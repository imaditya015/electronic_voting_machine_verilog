==> flow/design.v <==
module EVM_FSM (
    input clk, reset,             
    input start, close,           
    input [1:0] vote,             
    input confirm, cancel,        
    output reg ready, locked,     
    output reg [3:0] led_state,   
    output reg [7:0] count1, count2, count3, count4  
);
    parameter IDLE    = 3'b000;
    parameter READY   = 3'b001;
    parameter VOTING  = 3'b010;
    parameter CONFIRM = 3'b011;
    parameter LOCKED  = 3'b100;
    parameter THANKS  = 3'b101;
    parameter CLOSED  = 3'b110;
    reg [2:0] state, next_state;
    reg [1:0] candidate;  
    integer timer;        
    always @(posedge clk or posedge reset)
    begin
        if (reset)
            state <= IDLE;
        else
            state <= next_state;
    end
 always @(posedge clk)
    begin
        ready   = 0;
        locked  = 0;
        led_state = 4'b0000;
        case (state)
            IDLE: begin
                led_state = 4'b0001;
                if (start)
                    next_state = READY;
                else
                    next_state = IDLE;
            end
            READY: begin
                led_state = 4'b0010;
                ready = 1;
                if (close)
                    next_state = CLOSED;
                else if (vote != 2'b00)
                begin
                    candidate = vote;  
                    next_state = VOTING;
                end
                else
                    next_state = READY;
            end
          VOTING: begin
                led_state = 4'b0011;
                ready = 1;
                if (cancel)
                    next_state = READY;    
                else if (confirm)
                    next_state = CONFIRM;  
                else
                    next_state = VOTING;
            end
            CONFIRM: begin
                led_state = 4'b0100;
                if (cancel)
                    next_state = READY;
                else if (confirm)
                    next_state = LOCKED;  
                else
                    next_state = CONFIRM;
            end
           LOCKED: begin
                led_state = 4'b0101;
                locked = 1;
                case (candidate)
                    2'b00: count1 = count1 + 1;
                    2'b01: count2 = count2 + 1;
                    2'b10: count3 = count3 + 1;
                    2'b11: count4 = count4 + 1;
                endcase
                timer = 0;
                next_state = THANKS;
            end
            THANKS: begin
                led_state = 4'b0110;
                timer = timer + 1;
                if (timer > 5)
                    next_state = READY;  
                else
                    next_state = THANKS;
            end
            CLOSED: begin
                led_state = 4'b0111;
                ready = 0;
                if (start)
                    next_state = READY;  
                else
                   next_state = CLOSED;
            end
            default: next_state = IDLE;
        endcase
    end
endmodule
From RTL to reports: EVM_FSM
Tool output for the design above, in the order of the flow.
Lines are those of the file above, counted from 1.
{ "inputs": {"design": "EVM_FSM", "clock_port": "clk", "cell_library": "sky130hd", "pvt_corner": "tt_025C_1v80"} }

After elaboration
Source: Yosys, flattened and elaborated, memories not mapped. Widths are those after wreduce. Registers that Yosys merges into a memory's read port (data or address) are not register bits. Print and check cells do not count. Equal cells are merged and count once.
{ "bits": {"word_cells": 63, "reg_bits": 77} }
{ "classes": {"logic": 5, "n_mux": 18, "cmp": 1, "reduce_and_logical": 14, "add_sub_neg": 5, "eq_ne": 9} }
{ "op_table": {"columns": ["operator", "count"], "rows": [
  ["parallel mux 32 bit (select 2 bit)", 1],
  ["parallel mux 3 bit (select 7 bit)", 2],
  ["adder 32 x 2 -> 32 bit (second input constant)", 1],
  ["> comparator 32 x 4 -> 1 bit (second input constant)", 1],
  ["adder 8 x 1 -> 8 bit (second input constant)", 4],
  ["2-to-1 mux 8 bit", 4],
  ["2-to-1 mux 3 bit", 5],
  ["OR reduction 3 bit", 4],
  ["== test 3 bit (second input constant)", 3],
  ["AND reduction 2 bit", 4],
  ["== test 3 x 2 -> 1 bit (second input constant)", 2],
  ["inverter 1 bit", 5],
  ["== test 2 bit (second input constant)", 2],
  ["nonzero test 2 bit", 2],
  ["2-to-1 mux 2 bit", 2],
  ["2-to-1 mux 1 bit", 4],
  ["== test 3 x 1 -> 1 bit (second input constant)", 1],
  ["logical NOT 3 bit", 1],
  ["AND reduction 3 bit", 1],
  ["== test 2 x 1 -> 1 bit (second input constant)", 1],
  ["logical NOT 2 bit", 1],
  ["OR reduction 2 bit", 1]
]} }

Logic depth
Depth = most cells in a row (Yosys ltp): at word level without a register or memory, in the mapped netlist without a sequential cell, where the memories' decode and read muxes count.
{ "depth": {"word_depth": 4, "abc_area": 0, "mapped_depth": 9, "ltp_nobuf": 9} }

Netlist
Source: synth_stat.txt of the flow (Yosys; design flattened, memories mapped). It holds for the ABC_AREA given above (unset counts as 0); a run with the other value may have another netlist.
The area totals of this step are shown rounded.
{ "synth_totals": {"ffs": 77, "synth_area_um2": 4010, "cells": 367} }
{ "types": {"columns": ["cell", "count", "area_total_um2"], "rows": [
  ["sky130_fd_sc_hd__edfxtp_1", 66, 1.98E+03],
  ["sky130_fd_sc_hd__xor2_1", 31, 271.51],
  ["sky130_fd_sc_hd__xnor2_1", 25, 218.96],
  ["sky130_fd_sc_hd__nor2_1", 44, 165.158],
  ["sky130_fd_sc_hd__dfxtp_1", 8, 160.154],
  ["sky130_fd_sc_hd__nand2_1", 31, 116.362],
  ["sky130_fd_sc_hd__nand3_1", 20, 100.096],
  ["sky130_fd_sc_hd__nand4_1", 15, 93.84],
  ["sky130_fd_sc_hd__and3_1", 12, 75.072],
  ["sky130_fd_sc_hd__dfrtp_1", 3, 75.072],
  ["sky130_fd_sc_hd__ha_1", 6, 75.072],
  ["sky130_fd_sc_hd__a21oi_1", 13, 65.062],
  ["sky130_fd_sc_hd__inv_1", 12, 45.043],
  ["sky130_fd_sc_hd__and4_1", 5, 43.792],
  ["sky130_fd_sc_hd__o21ai_0", 8, 40.038],
  ["sky130_fd_sc_hd__or3_1", 6, 37.536],
  ["sky130_fd_sc_hd__nor3_1", 7, 35.034],
  ["sky130_fd_sc_hd__clkbuf_1", 8, 30.029]
]} }
Other cell types: 32; their cells: 47.

Timing after synthesis
Source: OpenSTA report_checks on the synthesized netlist (no wires, ideal clock, input and output delay 20% of the period each), path of least setup slack; recovery checks are left aside. Register names are those of the netlist, which keeps one name where synthesis merged equal registers.
{ "synth_timing": {"kind": "register to register", "start": "reg state[1]", "end": "reg next_state[2]", "arrival_ns": 3.503, "required_ns": 4.624, "delay_ns": 3.599, "period_ns": 4.72, "path_buffers": 1, "driving_pins": 8, "slack_ns": 1.122, "synth_period_reached_ns": 3.598} }
"delay_ns" is the arrival time less input delay plus setup time.
"driving_pins": output pins that drive a net of the path, with the launching flip-flop's if there is one; two outputs of one cell count as two.
"synth_period_reached_ns" is the clock period less the worst setup slack; recovery checks do not enter. This is arithmetic on one report: input and output delays are still those of the set period (20% each).
The rows between start and end are the longest chain of elaborated cells between them; the timing report does not say that the signal goes this way. Where chains are equally long, one stands for them.
A line is the first line of the expression or statement that the cell stems from. Yosys adds cells for indexed reads and writes and turns some case tables into memories.
At most two assigning lines are given for a register; there are more.
{ "synth_via": {"cell_sequence": "sky130_fd_sc_hd__dfrtp_1 > sky130_fd_sc_hd__buf_2 > sky130_fd_sc_hd__nor2b_1 > sky130_fd_sc_hd__nand2_1 > sky130_fd_sc_hd__or4b_1 > sky130_fd_sc_hd__a2111oi_2 > sky130_fd_sc_hd__o2111ai_1 > sky130_fd_sc_hd__o41ai_2", "elab_chain_cells": 2, "cells_between": 8} }
{ "synth_lines": {"columns": ["element", "line", "rtl"], "rows": [
  ["start: declaration", 17, "reg [2:0] state, next_state;"],
  ["start: assignment", 23, "state <= IDLE;"],
  ["start: assignment", 25, "state <= next_state;"],
  ["== test 3 bit", 32, "case (state)"],
  ["parallel mux 3 bit (select 7 bit)", 32, null],
  ["end: assignment", 36, "next_state = READY;"],
  ["end: assignment", 38, "next_state = IDLE;"],
  ["end: declaration", 17, null]
]} }

Timing after layout
From the final timing report of stored run 1: the path of least setup slack in the routed layout; clock arrival at registers is part of the times.
{ "layout_timing": {"kind": "register to register", "start": "reg timer[0]", "end": "reg next_state[2]", "slack_ns": -0.20, "path_buffers": 1, "required_ns": 2.44, "driving_pins": 11, "period_ns": 2.19, "arrival_ns": 2.64} }
The rows between start and end are the longest chain of elaborated cells between them; the timing report does not say that the signal goes this way. Where chains are equally long, one stands for them.
At most two assigning lines are given for a register; there are more.
{ "layout_via": {"cell_sequence": "sky130_fd_sc_hd__edfxtp_1 > sky130_fd_sc_hd__buf_4 > sky130_fd_sc_hd__inv_1 > sky130_fd_sc_hd__ha_1 > sky130_fd_sc_hd__nand2b_1 > sky130_fd_sc_hd__a21oi_1 > sky130_fd_sc_hd__a21oi_1 > sky130_fd_sc_hd__or4b_4 > sky130_fd_sc_hd__a2111oi_4 > sky130_fd_sc_hd__o2111ai_1 > sky130_fd_sc_hd__o41ai_2", "elab_chain_cells": 4, "cells_between": 4} }
{ "layout_lines": {"columns": ["element", "line", "rtl"], "rows": [
  ["start: declaration", 19, "integer timer;"],
  ["start: assignment", 81, "timer = 0;"],
  ["start: assignment", 86, "timer = timer + 1;"],
  ["adder 32 x 2 -> 32 bit", 86, null],
  ["> comparator 32 x 4 -> 1 bit", 87, "if (timer > 5)"],
  ["2-to-1 mux 3 bit", 87, null],
  ["parallel mux 3 bit (select 7 bit)", 32, "case (state)"],
  ["end: assignment", 36, "next_state = READY;"],
  ["end: assignment", 38, "next_state = IDLE;"],
  ["end: declaration", 17, "reg [2:0] state, next_state;"]
]} }

Subject: flow runs of EVM_FSM

Hi,

Design EVM_FSM on sky130hd. What follows are 2 stored runs of the flow, each under its own settings; their order means nothing. The constraints put input and output delay at 20% of the set period each and load the outputs with 0.01 pF.
"worstPathTime_ns" = time allowed to the worst setup path (clock period - input delay - output delay, where it has them) - its slack; a late launch clock adds to it, a late capture clock takes from it.
The results are shown rounded.
[
  {
    "run": "stored run 1",
    "settings": { "period_ns": 2.19, "CORE_UTILIZATION": 44, "CORE_ASPECT_RATIO": 1.83, "CELL_PAD_IN_SITES_DETAIL_PLACEMENT": 1, "CAP_MARGIN": 35, "CORE_MARGIN": 2, "SLEW_MARGIN": 20 },
    "results": { "synthArea_um2": 4010, "die_footprint_um2": 9930, "fin_util_frac": 0.601, "final_setup_ws_ns": -0.203, "final_setup_tns_ns": -0.203, "worstPathTime_ns": 2.39, "worstPathKind": "register to register" }
  },
  {
    "run": "stored run 2",
    "settings": { "period_ns": 5.98, "CORE_UTILIZATION": 38, "SETUP_SLACK_MARGIN": 0.46, "PLACE_DENSITY_LB_ADDON": 0.21, "CELL_PAD_IN_SITES_GLOBAL_PLACEMENT": 2, "CELL_PAD_IN_SITES_DETAIL_PLACEMENT": 0, "ABC_AREA": 1, "CTS_CLUSTER_DIAMETER": 352, "CAP_MARGIN": 40, "MAX_ROUTING_LAYER": "met5", "CORE_MARGIN": 2, "SLEW_MARGIN": 20 },
    "results": { "synthArea_um2": 4160, "die_footprint_um2": 11800, "fin_util_frac": 0.462, "final_setup_ws_ns": 3.44, "final_setup_tns_ns": 0.000, "worstPathTime_ns": 1.35, "worstPathKind": "register to output" }
  }
]

Regards
